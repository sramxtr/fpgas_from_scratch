==> flow/design.v <==
module controllable_counter_to_led_top(
    input logic clk,
    input logic reset,
    input logic enable_in,
    output logic [3:0] led_out
    );
    logic [27:0] counter = 0;
    assign led_out = counter[27:24];
    always_ff @ (posedge clk) begin
        if (reset == 1) begin
            counter <= '0;
        end else begin
            if (enable_in == 1) begin
                counter <= counter + 1;
            end
        end
    end  
endmodule
# Reports on controllable_counter_to_led_top
# The steps from the RTL of controllable_counter_to_led_top to its reports follow in flow order.
# Lines are those of the file above, counted from 1.
# Operators carry their Yosys type and port widths (W data, S select, Z words).
# Cell names lack the library's common part.
# The mark n/a stands for no value.
# design
top,controllable_counter_to_led_top
clock,clk
library,sky130hd
lib_corner,tt_025C_1v80

# After elaboration
# Counts by Yosys on the flattened word-level netlist (proc, flatten, opt, wreduce; memories kept). Register bits leave out memories and registers merged into their read ports (data or address); mux counts leave out enables and synchronous resets folded into registers. Print and check cells are left out. Cells with the same type and inputs are merged into one.
# word_totals
out_inout_bits,4
reg_bits,28
in_bits,3
word_cells,2
# classes
n_addsub,1
# ops
op,count
$add A28 B1 Y28 const B,1

# Logic depth
# Depth = most cells in a row (Yosys ltp): at word level without a register or memory, in the mapped netlist without a sequential cell, where the memories' decode and read muxes count.
# logic_depth
depth_word,1
abc_area,0
ltp_mapped,6
mapped_depth_nobuf,5

# Synthesis result
# Source: synth_stat.txt of the flow (Yosys; design flattened, memories mapped). It holds for the ABC_AREA given above (unset counts as 0); a run with the other value may have another netlist.
# by_type
cell_type,count,area_total_um2
dfxtp_1,28,560.538
o31ai_1,10,75.072
or4_1,10,75.072
a21oi_1,13,65.062
nor2_1,17,63.811
xor2_1,7,61.309
nand3_1,9,45.043
nand4_1,6,37.536
xnor2_1,4,35.034
buf_4,4,30.029
nand2_1,8,30.029
mux2_2,2,22.522
a31o_2,2,17.517
and4_1,2,17.517
inv_1,4,15.014
and3_1,2,12.512
ha_1,1,12.512
nand4_2,1,12.512
# Not listed: further types 18, cells in them 25.
# mapped
yosys_area_um2,1357.6
seqArea_um2,560.5
ff_cells,28
mapped_cells,155
n_buf,10

# Path before layout
# Source: OpenSTA report_checks on the synthesized netlist (no wires, ideal clock, input and output delay 20% of the period each), path of least setup slack; recovery checks are left aside. Register names are those of the netlist, which keeps one name where synthesis merged equal registers.
# synth_timing
path_type,reg2reg
from,reg counter[5]
to,reg counter[26]
tclk_ns,1.87
arrival_ns,1.813
launch_ns,0.000
required_time_ns,1.800
driving_pins,6
path_delay_ns,1.883
slack_ns,-0.013
n_path_buf,1
setup_time_ns,0.070
synth_period_reached_ns,1.883
# "path_delay_ns" = arrival - input delay + setup time.
# "driving_pins": output pins that drive a net of the path, with the launching flip-flop's if there is one; two outputs of one cell count as two.
# "synth_period_reached_ns" = period - worst setup slack (recovery checks aside). The figure is calculated, with input and output delays left at 20% of the set period.
# The rows between start and end are the longest chain of elaborated cells between them; the timing report does not say that the signal goes this way. Where chains are equally long, one stands for them.
# Each line given opens the expression or statement behind the cell; cells for indexed reads and writes are added by Yosys, which also makes memories of some case tables.
# synth_via
path_cell_list,dfxtp_1 -> nand4_2 -> or4_4 -> buf_6 -> or4_1 -> a21oi_1
elab_chain_cells,1
cells_between,1
cone_lines,1
cone_classes,add/sub (1)
# synth_lines
item,line,text
start: declaration,7,logic [27:0] counter = 0;
start: assignment,11,counter <= '0;
start: assignment,14,counter <= counter + 1;
$add A28 B1 Y28,14,
end: assignment,11,
end: assignment,14,
end: declaration,7,

# Worst path after layout
# Path of least setup slack in the final report of run A (OpenROAD, finished layout, wires in). Where an end is a register, its clock arrival counts in the times.
# layout_timing
path_type,reg2reg
from,reg counter[7]
to,reg counter[22]
setup_time_ns,0.06
required_time_ns,2.49
tclk_ns,2.27
slack_ns,0.50
n_path_buf,1
driving_pins,6
launch_ns,0.28
arrival_ns,1.99
# The rows between start and end are the longest chain of elaborated cells between them; the timing report does not say that the signal goes this way. Where chains are equally long, one stands for them.
# layout_via
path_cell_list,dfxtp_4 -> nand4_4 -> or4_4 -> buf_6 -> or3_1 -> a21oi_2
elab_chain_cells,1
cells_between,1
cone_lines,1
cone_classes,add/sub (1)
# layout_lines
item,line,text
start: declaration,7,logic [27:0] counter = 0;
start: assignment,11,counter <= '0;
start: assignment,14,counter <= counter + 1;
$add A28 B1 Y28,14,
end: assignment,11,
end: assignment,14,
end: declaration,7,

# Measured results for controllable_counter_to_led_top: 2 stored runs of the Yosys and OpenROAD flow on sky130hd. The settings differ; the order carries no meaning. The constraints put input and output delay at 20% of the set period each and load the outputs with 0.01 pF.
# "clock_period_reached_ns" is the run's clock period less its worst setup slack. It is reckoned from that one timing run; input and output delays stay at 20% of the period that was set.
# "worst_path_time_ns" is the time allowed to the run's worst setup path (the clock period less input and output delay, where it has them) less its slack. Clock arrival times count: a late capture clock shortens it, a late launch clock lengthens it.
# "design_power_mw": no workload was simulated; the value follows from the tool's default switching activity.
# Among the settings, -- means not set for that run.
run,period_ns,CORE_UTILIZATION,SETUP_SLACK_MARGIN,PLACE_DENSITY_LB_ADDON,CELL_PAD_IN_SITES_DETAIL_PLACEMENT,CTS_CLUSTER_SIZE,CAP_MARGIN,SLEW_MARGIN,MIN_ROUTING_LAYER,CORE_MARGIN,CORE_ASPECT_RATIO,MAX_ROUTING_LAYER,ws_setup_ns,timing.hold.ws_ns,utilization_frac,clock_period_reached_ns,design_die_area_um2,yosys.chip_area_um2,timing.setup.tns_ns,worst_path_time_ns,critical_path_type,design_power_mw,final_stdcell_area_um2
run A,2.27,35,0.48,0.09,0,35,30,20,met1,2,--,--,0.500,0.480,0.477,1.770,4393.0,1357.6,0.000,1.77,reg2reg,0.8328,1757.9
run B,2.33,18,0.27,0.04,2,88,20,20,met2,8,1.01,met5,0.404,0.491,0.224,1.926,10576.9,1357.6,0.000,1.93,reg2reg,0.9175,1677.9
